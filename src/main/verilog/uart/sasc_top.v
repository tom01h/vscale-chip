==> flow/design.v <==
module sasc_fifo4(clk, rst, clr,  din, we, dout, re, full, empty);
input		clk, rst;
input		clr;
input   [7:0]	din;
input		we;
output  [7:0]	dout;
input		re;
output		full, empty;
reg     [7:0]	mem[0:3];
reg     [1:0]   wp;
reg     [1:0]   rp;
wire    [1:0]   wp_p1;
wire    [1:0]   wp_p2;
wire    [1:0]   rp_p1;
wire		full, empty;
reg		gb;
always @(posedge clk or negedge rst)
        if(!rst)	wp <= #1 2'h0;
        else
        if(clr)		wp <= #1 2'h0;
        else
        if(we)		wp <= #1 wp_p1;
assign wp_p1 = wp + 2'h1;
assign wp_p2 = wp + 2'h2;
always @(posedge clk or negedge rst)
        if(!rst)	rp <= #1 2'h0;
        else
        if(clr)		rp <= #1 2'h0;
        else
        if(re)		rp <= #1 rp_p1;
assign rp_p1 = rp + 2'h1;
assign  dout = mem[ rp ];
always @(posedge clk)
        if(we)     mem[ wp ] <= #1 din;
assign empty = (wp == rp) & !gb;
assign full  = (wp == rp) &  gb;
always @(posedge clk)
	if(!rst)			gb <= #1 1'b0;
	else
	if(clr)				gb <= #1 1'b0;
	else
	if((wp_p1 == rp) & we)		gb <= #1 1'b1;
	else
	if(re)				gb <= #1 1'b0;
endmodule
module sasc_top(	clk, rst,
			rxd_i, txd_o, cts_i, rts_o, 
			sio_ce, sio_ce_x4,
			din_i, dout_o, re_i, we_i, full_o, empty_o);
input		clk;
input		rst;
input		rxd_i;
output		txd_o;
input		cts_i;
output		rts_o; 
input		sio_ce;
input		sio_ce_x4;
input	[7:0]	din_i;
output	[7:0]	dout_o;
input		re_i, we_i;
output		full_o, empty_o;
parameter	START_BIT	= 1'b0,
		STOP_BIT	= 1'b1,
		IDLE_BIT	= 1'b1;
wire	[7:0]	txd_p;
reg		load;
reg		load_r;
wire		load_e;
reg	[9:0]	hold_reg;
wire		txf_empty;
reg		txd_o;
reg		shift_en;
reg	[3:0]	tx_bit_cnt;
reg		rxd_s, rxd_r;
wire		start;
reg	[3:0]	rx_bit_cnt;
reg		rx_go;
reg	[9:0]	rxr;
reg		rx_valid, rx_valid_r;
wire		rx_we;
wire		rxf_full;
reg		rts_o;
reg		txf_empty_r;
reg		shift_en_r;
reg		rxd_r1, rxd_r2;
wire		lock_en;
reg		change;
reg		rx_sio_ce_d, rx_sio_ce_r1, rx_sio_ce_r2, rx_sio_ce;
reg	[1:0]	dpll_state, dpll_next_state;
reg 	[5:0] 	rxd_dly;  
sasc_fifo4 tx_fifo(	.clk(		clk		),
			.rst(		rst		),
			.clr(		1'b0		),
			.din(		din_i		),
			.we(		we_i		),
			.dout(		txd_p		),
			.re(		load_e		),
			.full(		full_o		),
			.empty(		txf_empty	)
			);
sasc_fifo4 rx_fifo(	.clk(		clk		),
			.rst(		rst		),
			.clr(		1'b0		),
			.din(		rxr[9:2]	),
			.we(		rx_we		),
			.dout(		dout_o		),
			.re(		re_i		),
			.full(		rxf_full	),
			.empty(		empty_o		)
			);
always @(posedge clk)
	if(!rst)	txf_empty_r <= #1 1'b1;
	else
	if(sio_ce)	txf_empty_r <= #1 txf_empty;
always @(posedge clk)
	load <= #1 !txf_empty_r & !shift_en & !cts_i;
always @(posedge clk)
	load_r <= #1 load;
assign load_e = load & sio_ce;
always @(posedge clk)
	if(load_e)		hold_reg <= #1 {STOP_BIT, txd_p, START_BIT};
	else
	if(shift_en & sio_ce)	hold_reg <= #1 {IDLE_BIT, hold_reg[9:1]};
always @(posedge clk)
	if(!rst)				txd_o <= #1 IDLE_BIT;
	else
	if(sio_ce)
		if(shift_en | shift_en_r)	txd_o <= #1 hold_reg[0];
		else				txd_o <= #1 IDLE_BIT;
always @(posedge clk)
        if(!rst)		tx_bit_cnt <= #1 4'h9;
	else
	if(load_e)		tx_bit_cnt <= #1 4'h0;
	else
	if(shift_en & sio_ce)	tx_bit_cnt <= #1 tx_bit_cnt + 4'h1;
always @(posedge clk)
	shift_en <= #1 (tx_bit_cnt != 4'h9);
always @(posedge clk)
	if(!rst)	shift_en_r <= #1 1'b0;
	else
	if(sio_ce)	shift_en_r <= #1 shift_en;
always @(posedge clk)
begin
    rxd_dly[5:1] <= #1 rxd_dly[4:0];
	 rxd_dly[0] <= #1rxd_i;
	 rxd_s <= #1rxd_dly[5];   
    rxd_r <= #1 rxd_s;   
end
assign start = (rxd_r == IDLE_BIT) & (rxd_s == START_BIT);
always @(posedge clk)
        if(!rst)		rx_bit_cnt <= #1 4'ha;
	else
	if(!rx_go & start)	rx_bit_cnt <= #1 4'h0;
	else
	if(rx_go & rx_sio_ce)	rx_bit_cnt <= #1 rx_bit_cnt + 4'h1;
always @(posedge clk)
	rx_go <= #1 (rx_bit_cnt != 4'ha);
always @(posedge clk)
	rx_valid <= #1 (rx_bit_cnt == 4'h9);
always @(posedge clk)
	rx_valid_r <= #1 rx_valid;
assign rx_we = !rx_valid_r & rx_valid & !rxf_full;
always @(posedge clk)
	if(rx_go & rx_sio_ce)	rxr <= {rxd_s, rxr[9:1]};
always @(posedge clk)
	rts_o <= #1 rxf_full;
always @(posedge clk)
	if(sio_ce_x4)	rxd_r1 <= #1 rxd_s;
always @(posedge clk)
	if(sio_ce_x4)	rxd_r2 <= #1 rxd_r1;
always @(posedge clk)
    if(!rst)        
        change <= #1 1'b0;
    else if ((rxd_dly[1] != rxd_r1) || (rxd_dly[1] != rxd_s))
        change <= #1 1'b1;
    else if(sio_ce_x4)
        change <= #1 1'b0;
always @(posedge clk or negedge rst)
	if(!rst)	dpll_state <= #1 2'h1;
	else
	if(sio_ce_x4)	dpll_state <= #1 dpll_next_state;
always @(dpll_state or change)
   begin
	rx_sio_ce_d = 1'b0;
	case(dpll_state)
	   2'h0:
		if(change)	dpll_next_state = 3'h0;
		else		dpll_next_state = 3'h1;
	   2'h1:begin
		rx_sio_ce_d = 1'b1;
		if(change)	dpll_next_state = 3'h3;
		else		dpll_next_state = 3'h2;
		end
	   2'h2:
		if(change)	dpll_next_state = 3'h0;
		else		dpll_next_state = 3'h3;
	   2'h3:
		if(change)	dpll_next_state = 3'h0;
		else		dpll_next_state = 3'h0;
	endcase
   end
always @(posedge clk)
	rx_sio_ce_r1 <= #1 rx_sio_ce_d;
always @(posedge clk)
	rx_sio_ce_r2 <= #1 rx_sio_ce_r1;
always @(posedge clk)
	rx_sio_ce <= #1 rx_sio_ce_r1 & !rx_sio_ce_r2;
endmodule
# Reports on sasc_top
# What the tools print for sasc_top, step after step.
# Lines are those of the file above, counted from 1.
# Operators: Yosys type, input widths -> output width; for muxes data width and select width s.
# The mark n/a stands for no value.
[inputs]
top_module = "sasc_top"
clock = "clk"
cell_library = "sky130hd"
lib_corner = "tt_025C_1v80"

# Word-level counts
# Yosys after proc, flatten, opt, wreduce and memory -nomap, before mapping. Memory bits, and registers merged into a memory's read port (data or address), are not among the register bits. Print and check cells are not counted. Equal cells are merged and count once.
# Yosys's memory passes give these memory sizes; they may raise the number of words (mostly to a power of two), join words into wider ones and drop unused or constant bits.
[classes]
n_reduce_logical = 19
muxes = 24
eq_ne = 12
add_sub_neg = 6
n_logic = 19
[ops]
columns = ["op", "n"]
rows = [
  ["$mux 9", 2],
  ["$and 1x1->1", 16],
  ["$mux 8", 2],
  ["$mux 4", 4],
  ["$mux 1", 11],
  ["$reduce_bool 2->1", 5],
  ["$logic_not 1->1", 9],
  ["$add 2x1->2 const B", 4],
  ["$eq 2x2->1", 4],
  ["$add 4x1->4 const B", 2],
  ["$ne 4x4->1 const B", 2],
  ["$pmux 2 s4", 1],
  ["$mux 2", 3],
  ["$eq 2x2->1 const B", 2],
  ["$reduce_or 2->1", 2],
  ["$eq 4x4->1 const B", 1],
  ["$reduce_or 3->1", 1],
  ["$ne 1x1->1", 2],
  ["$not 1->1", 2],
  ["$eq 2x1->1 const B", 1],
  ["$logic_not 2->1", 1],
  ["$pmux 1 s2", 1],
  ["$or 1x1->1", 1],
  ["$logic_or 1x1->1", 1],
]
[word_totals]
mem_count = 2
wordCells = 113
ramBits = 64
in_bits = 16
register_bits = 61
[mem_list]
columns = ["memory", "size", "width", "read_ports", "wr", "line", "source"]
rows = [
  ["rx_fifo.mem", 4, 8, 1, 1, 9, "reg [7:0] mem[0:3];"],
  ["tx_fifo.mem", 4, 8, 1, 1, 9, ""],
]

# Depth
# Longest topological path by Yosys (ltp), each cell counted once; first at word level (registers and memories cut), then after technology mapping (sequential cells cut; the memories' decode and read muxes count).
[depth]
ltp_word = 6
abc_area = 0
ltp_mapped = 5

# After synthesis
# The flow's flattened synthesis, as Yosys stat reports it; memories are mapped. The netlist is that of the ABC_AREA named above (0 if unset); the other value can give another one.
[types]
columns = ["cell_type", "n"]
rows = [
  ["sky130_fd_sc_hd__edfxtp_1", 81],
  ["sky130_fd_sc_hd__dfxtp_1", 32],
  ["sky130_fd_sc_hd__mux4_2", 14],
  ["sky130_fd_sc_hd__dfrtp_1", 11],
  ["sky130_fd_sc_hd__ha_1", 13],
  ["sky130_fd_sc_hd__and2_1", 12],
  ["sky130_fd_sc_hd__a32o_1", 7],
  ["sky130_fd_sc_hd__xnor2_1", 8],
  ["sky130_fd_sc_hd__nand2_1", 17],
  ["sky130_fd_sc_hd__inv_1", 15],
  ["sky130_fd_sc_hd__mux4_1", 2],
  ["sky130_fd_sc_hd__xor2_1", 6],
  ["sky130_fd_sc_hd__o21ai_0", 9],
  ["sky130_fd_sc_hd__a21boi_0", 4],
  ["sky130_fd_sc_hd__buf_2", 6],
  ["sky130_fd_sc_hd__dfstp_2", 1],
  ["sky130_fd_sc_hd__o311ai_0", 3],
  ["sky130_fd_sc_hd__nor2_1", 6],
]
# Not listed: further types 24, cells in them 39.
[mapped]
cells = 286
area_um2 = 4727.0
ff_cells = 125
buf_cells = 9
# The figures by module come from a second, unflattened synthesis with its own total; it is not the netlist above.
[unflattened]
hier_cells = 304
hier_area_um2 = 4814.6
# Rows give one instance, submodules left out.
[modules]
columns = ["mod", "instances", "n_cells", "area_um2"]
rows = [
  ["sasc_fifo4", 2, 74, 1497.7],
  ["sasc_top", 1, 156, 1819.2],
]

# Timing after synthesis
# OpenSTA on the mapped netlist: ideal clock, no wires. The path of least setup slack (recovery checks aside). Input and output delay are each 20% of the period. Register names are those of the netlist, which keeps one name where synthesis merged equal registers.
[synth_timing]
path_type = "register to output"
from = "register rx_fifo.rp[0]"
to = "output port dout_o[0]"
t_first_pin_ns = 0.000
path_slack_ns = 0.214
arrival_ns = 1.170
path_buffers = 1
stages = 3
clock_period_ns = 1.73
path_delay_ns = 1.170
period_less_setup_slack_ns = 1.516
# "path_delay_ns" is the arrival time less input delay plus setup time.
# A path that ends at an output port has no setup time.
# "stages": output pins that drive a net of the path, with the launching flip-flop's if there is one; two outputs of one cell count as two.
# "period_less_setup_slack_ns" = period - worst setup slack (recovery checks aside). The figure is calculated, with input and output delays left at 20% of the set period.
# Between the ends stands the longest chain of elaborated cells between them, by number of cells; it is not shown to be the way that was timed. Of several equally long chains one is given.
# A line is the first line of the expression or statement that the cell stems from. Yosys adds cells for indexed reads and writes and turns some case tables into memories.
# A memory read counts as a cell of the chain, while the word-level depth stops at memories.
# A register here has more assigning lines than the two given.
[synth_between]
cell_sequence = "sky130_fd_sc_hd__dfrtp_1 -> sky130_fd_sc_hd__buf_2 -> sky130_fd_sc_hd__mux4_2"
elab_chain_len = 1
[synth_lines]
columns = ["element", "line", "source"]
rows = [
  ["start, declared", 11, "reg     [1:0]   rp;"],
  ["start, assigned", 26, "if(!rst) rp <= #1 2'h0;"],
  ["start, assigned", 30, "if(re) rp <= #1 rp_p1;"],
  ["$mem_v2 4x8", 9, "reg [7:0] mem[0:3];"],
  ["end, declared", 59, "output [7:0] dout_o;"],
]

# Path in the finished layout
# From the final timing report of job 1: the path of least setup slack in the routed layout; clock arrival at registers is part of the times.
[layout_timing]
path_type = "register to output"
from = "register rx_fifo.rp[0]"
to = "output port dout_o[1]"
stages = 4
arrival_ns = 1.60
path_slack_ns = -0.77
t_first_pin_ns = 0.41
clock_period_ns = 1.04
path_buffers = 2
# Between the ends stands the longest chain of elaborated cells between them, by number of cells; it is not shown to be the way that was timed. Of several equally long chains one is given.
# A memory read counts as a cell of the chain, while the word-level depth stops at memories.
# A register here has more assigning lines than the two given.
[layout_between]
cell_sequence = "sky130_fd_sc_hd__dfrtp_1 -> sky130_fd_sc_hd__buf_12 -> sky130_fd_sc_hd__mux4_2 -> sky130_fd_sc_hd__buf_2"
elab_chain_len = 1
[layout_lines]
columns = ["element", "line", "source"]
rows = [
  ["start, declared", 11, "reg     [1:0]   rp;"],
  ["start, assigned", 26, "if(!rst) rp <= #1 2'h0;"],
  ["start, assigned", 30, "if(re) rp <= #1 rp_p1;"],
  ["$mem_v2 4x8", 9, "reg [7:0] mem[0:3];"],
  ["end, declared", 59, "output [7:0] dout_o;"],
]

# Record of 2 stored runs of the RTL-to-layout flow on sasc_top, platform sky130hd. The runs are unordered. Constraints: input delay and output delay 20% of the set period each, output load 0.01 pF.
# "achieved_clock_period_ns" is the run's clock period less its worst setup slack. It is reckoned from that one timing run; input and output delays stay at 20% of the period that was set.
# By "timing.worst_path_ns" is meant the share of the clock period that the worst setup path is allowed (20% is reserved at inputs, 20% at outputs), minus its slack. Clock arrival times at its registers enter into it.

[[run]]
name = "job 1"
[run.settings]
period_ns = 1.04
CORE_UTILIZATION = 15
SETUP_SLACK_MARGIN = 0.03
PLACE_DENSITY_LB_ADDON = 0.13
CELL_PAD_IN_SITES_GLOBAL_PLACEMENT = 3
TNS_END_PERCENT = 65
CTS_CLUSTER_SIZE = 52
CTS_CLUSTER_DIAMETER = 130
SLEW_MARGIN = 20
MIN_ROUTING_LAYER = "met1"
MAX_ROUTING_LAYER = "met5"
CAP_MARGIN = 20
CORE_MARGIN = 2
[run.results]
final_util_pct = 21.6
ws_setup_ns = -0.771
final_die_area_um2 = 32949.5
timing.worst_path_ns = 1.60
worst_path_kind = "register to output"
achieved_clock_period_ns = 1.811
yosys_chip_area_um2 = 4727.0
timing.setup.tns_ns = -42.615

[[run]]
name = "job 2"
[run.settings]
period_ns = 1.8
CORE_UTILIZATION = 61
CORE_ASPECT_RATIO = 1.91
CORE_MARGIN = 4
GPL_ROUTABILITY_DRIVEN = 0
CAP_MARGIN = 20
SLEW_MARGIN = 20
[run.results]
final_util_pct = 77.8
ws_setup_ns = -0.151
final_die_area_um2 = 9296.0
timing.worst_path_ns = 1.59
worst_path_kind = "register to output"
achieved_clock_period_ns = 1.951
yosys_chip_area_um2 = 4727.0
timing.setup.tns_ns = -1.198
