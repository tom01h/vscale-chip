==> flow/design.v <==
module sasc_brg(clk, rst, div0, div1, sio_ce, sio_ce_x4);
input		clk;
input		rst;
input	[7:0]	div0, div1;
output		sio_ce, sio_ce_x4;
reg	[7:0]	ps;
reg		ps_clr;
reg	[7:0]	br_cnt;
reg		br_clr;
reg		sio_ce_x4_r;
reg	[1:0]	cnt;
reg		sio_ce, sio_ce_x4;
reg		sio_ce_r ;
reg		sio_ce_x4_t;
always @(posedge clk)
	if(!rst)	ps <= #1 8'h0;
	else
	if(ps_clr)	ps <= #1 8'h0;
	else		ps <= #1 ps + 8'h1;
always @(posedge clk)
	ps_clr <= #1 (ps == div0);	 
always @(posedge clk)
	if(!rst)	br_cnt <= #1 8'h0;
	else
	if(br_clr)	br_cnt <= #1 8'h0;
	else
	if(ps_clr)	br_cnt <= #1 br_cnt + 8'h1;
always @(posedge clk)
	br_clr <= #1 (br_cnt == div1);  
always @(posedge clk)
	sio_ce_x4_r <= #1 br_clr;
always @(posedge clk)
	sio_ce_x4_t <= #1 !sio_ce_x4_r & br_clr;
always @(posedge clk)
	sio_ce_x4 <= #1 sio_ce_x4_t;
always @(posedge clk)
	if(!rst)			cnt <= #1 2'h0;
	else
	if(!sio_ce_x4_r & br_clr)	cnt <= #1 cnt + 2'h1;
always @(posedge clk)
	sio_ce_r <= #1 (cnt == 2'h0);
always @(posedge clk)
	sio_ce <= #1 !sio_ce_r & (cnt == 2'h0);
endmodule
## From RTL to reports: sasc_brg

What the tools print for sasc_brg, step after step.
Lines are those of the file above, counted from 1.
Cell names lack the library's common part.
A cell with - has no value.

| design | value |
|---|---|
| top | sasc_brg |
| clock input | clk |
| library | sky130hd |
| corner | tt_025C_1v80 |

## Word level

Counts by Yosys on the flattened word-level netlist (proc, flatten, opt, wreduce; memories kept). Register bits leave out memories and registers merged into their read ports (data or address); mux counts leave out enables and synchronous resets folded into registers. Print and check cells are left out. Cells with the same type and inputs are merged into one.

| bit counts | value |
|---|---|
| elaborated cells | 23 |
| register bits | 25 |

| cells by class | value |
|---|---|
| bitwise gates (word level) | 3 |
| add/sub/neg operators | 3 |
| reduce/logical cells | 5 |
| eq/ne operators | 2 |

Operators with widths:

| operator | number |
|---|---|
| 8-bit by 1-bit adder with 8-bit output (second input constant) | 2 |
| 8-bit equality test | 2 |
| 2-bit OR reduction | 2 |
| 1-bit bitwise AND | 2 |
| 1-bit zero test | 2 |
| 2-bit by 1-bit adder with 2-bit output (second input constant) | 1 |
| 2-bit zero test | 1 |
| 1-bit NOT | 1 |

## Longest topological paths

Yosys ltp: most cells in a row. Word level: on the elaborated netlist, between registers, memories and ports. Mapped: between sequential cells and ports; inverters and the memories' decode and read muxes count.

| depth | value |
|---|---|
| depth in word-level cells | 2 |
| ABC_AREA | 0 |
| mapped depth | 4 |

## Netlist

Source: synth_stat.txt of the flow (Yosys; design flattened, memories mapped). It holds for the ABC_AREA given above (unset counts as 0); a run with the other value may have another netlist.
Totals and module areas in this step are rounded.

| mapped netlist | value |
|---|---|
| cell count | 113 |
| mapped flip-flops | 25 |
| chip area (Yosys) | 1080 um^2 |
| sequential part of the area | 500 um^2 |

Cells by type:

| cell | number |
|---|---|
| dfxtp_1 | 25 |
| xnor2_1 | 19 |
| xor2_1 | 5 |
| nor2_1 | 11 |
| ha_1 | 3 |
| nand4_1 | 6 |
| or3_1 | 6 |
| a21oi_1 | 6 |
| nand4_2 | 2 |
| nor2b_1 | 4 |
| o21ai_0 | 5 |
| mux2i_1 | 2 |
| nand3_1 | 4 |
| nand2_1 | 5 |
| and2_1 | 2 |
| nand2b_1 | 2 |
| buf_2 | 2 |
| inv_1 | 2 |

Other cell types: 2; their cells: 2.

## Path before layout

Source: OpenSTA report_checks on the synthesized netlist (no wires, ideal clock, input and output delay 20% of the period each), path of least setup slack; recovery checks are left aside. Register names are those of the netlist, which keeps one name where synthesis merged equal registers.

| path after synthesis | value |
|---|---|
| kind | register -> register |
| start | register br_cnt[0] |
| end | register br_cnt[6] |
| required time | 1110 ps |
| time at the first pin | 0 ps |
| path buffers | 0 |
| delay of the path | 1248 ps |
| driving pins on the path | 5 |
| arrival time | 1178 ps |
| setup time | 70 ps |
| setup slack | -68 ps |
| clock period | 1180 ps |
| synthesis period reached | 1248 ps |

"delay of the path" = arrival - input delay + setup time.
"driving pins on the path" counts driving pins, that of a launching flip-flop among them; a cell with two outputs on the path counts twice.
"synthesis period reached" = period - worst setup slack (recovery checks aside). The figure is calculated, with input and output delays left at 20% of the set period.
The rows between start and end are the longest chain of elaborated cells between them; the timing report does not say that the signal goes this way. Where chains are equally long, one stands for them.
A line is the first line of the expression or statement that the cell stems from. Yosys adds cells for indexed reads and writes and turns some case tables into memories.
At most two assigning lines are given for a register; there are more.

| on the way, after synthesis | value |
|---|---|
| cell sequence | dfxtp_1 ha_1 nand4_2 or3_1 a21oi_1 |
| cells in the longest elaborated chain | 1 |

RTL lines, path after synthesis:

| element | RTL line | RTL |
|---|---|---|
| start: declaration | 8 | `reg [7:0] br_cnt;` |
| start: assignment | 23 | `if(!rst) br_cnt <= #1 8'h0;` |
| start: assignment | 27 | `if(ps_clr) br_cnt <= #1 br_cnt + 8'h1;` |
| 8-bit by 1-bit adder with 8-bit output | 27 |  |
| end: assignment | 25 | `if(br_clr) br_cnt <= #1 8'h0;` |
| end: assignment | 27 |  |
| end: declaration | 8 |  |

## Timing after layout

From the final timing report of flow run 1: the path of least setup slack in the routed layout; clock arrival at registers is part of the times.
The report prints the path's times to 10 ps; the period is as set.

| path post-layout | value |
|---|---|
| kind | register -> register |
| start | register ps[0] |
| end | register ps[6] |
| setup slack | 70 ps |
| setup time | 60 ps |
| clock period | 1180 ps |
| arrival time | 1320 ps |
| driving pins on the path | 5 |
| time at the first pin | 270 ps |
| required time | 1390 ps |
| path buffers | 0 |

The rows between start and end are the longest chain of elaborated cells between them; the timing report does not say that the signal goes this way. Where chains are equally long, one stands for them.
At most two assigning lines are given for a register; there are more.

| on the way, post-layout | value |
|---|---|
| cell sequence | dfxtp_4 ha_4 nand3_4 or3_4 a21oi_2 |
| cells in the longest elaborated chain | 1 |

RTL lines, path post-layout:

| element | RTL line | RTL |
|---|---|---|
| start: declaration | 6 | `reg [7:0] ps;` |
| start: assignment | 16 | `if(!rst) ps <= #1 8'h0;` |
| start: assignment | 19 | `else ps <= #1 ps + 8'h1;` |
| 8-bit by 1-bit adder with 8-bit output | 19 |  |
| end: assignment | 18 | `if(ps_clr) ps <= #1 8'h0;` |
| end: assignment | 19 |  |
| end: declaration | 6 |  |

FLOW RESULTS
============

Below are 2 stored runs of the flow (Yosys, OpenROAD; platform sky130hd) on sasc_brg, each with its settings and what was measured, unordered. Constraints: input delay and output delay 20% of the set period each, output load 0.01 pF.
By "critical path time" is meant the share of the clock period that the worst setup path is allowed (20% is reserved at inputs, 20% at outputs), minus its slack. Clock arrival times at its registers enter into it.
"critical path time" is given in steps of 10 ps.
The measured numbers are rounded.

#### Flow run 1

| setting | value |
|---|---|
| period_ns | `1.18` |
| CORE_UTILIZATION | `18` |
| SETUP_SLACK_MARGIN | `0.27` |
| HOLD_SLACK_MARGIN | `0.25` |
| CORE_MARGIN | `7` |
| ABC_AREA | `0` |
| CAP_MARGIN | `0` |
| SLEW_MARGIN | `30` |
| MAX_ROUTING_LAYER | `met4` |

| result | value |
|---|---|
| worst-case hold slack | 333 ps |
| smallest setup slack | 70 ps |
| synthesized cell area | 1080 um^2 |
| full die area | 8360 um^2 |
| critical path time | 1110 ps |
| critical path type | register -> register |
| post-route utilization | 32.2% |

#### Flow run 2

| setting | value |
|---|---|
| period_ns | `1.34` |
| SETUP_SLACK_MARGIN | `0.32` |
| CAP_MARGIN | `20` |
| CORE_MARGIN | `2` |
| CORE_UTILIZATION | `40` |
| SLEW_MARGIN | `20` |

| result | value |
|---|---|
| post-route utilization | 61.5% |
| smallest setup slack | 227 ps |
| synthesized cell area | 1080 um^2 |
| critical path time | 1110 ps |
| critical path type | register -> register |
| full die area | 3130 um^2 |
| worst-case hold slack | 344 ps |
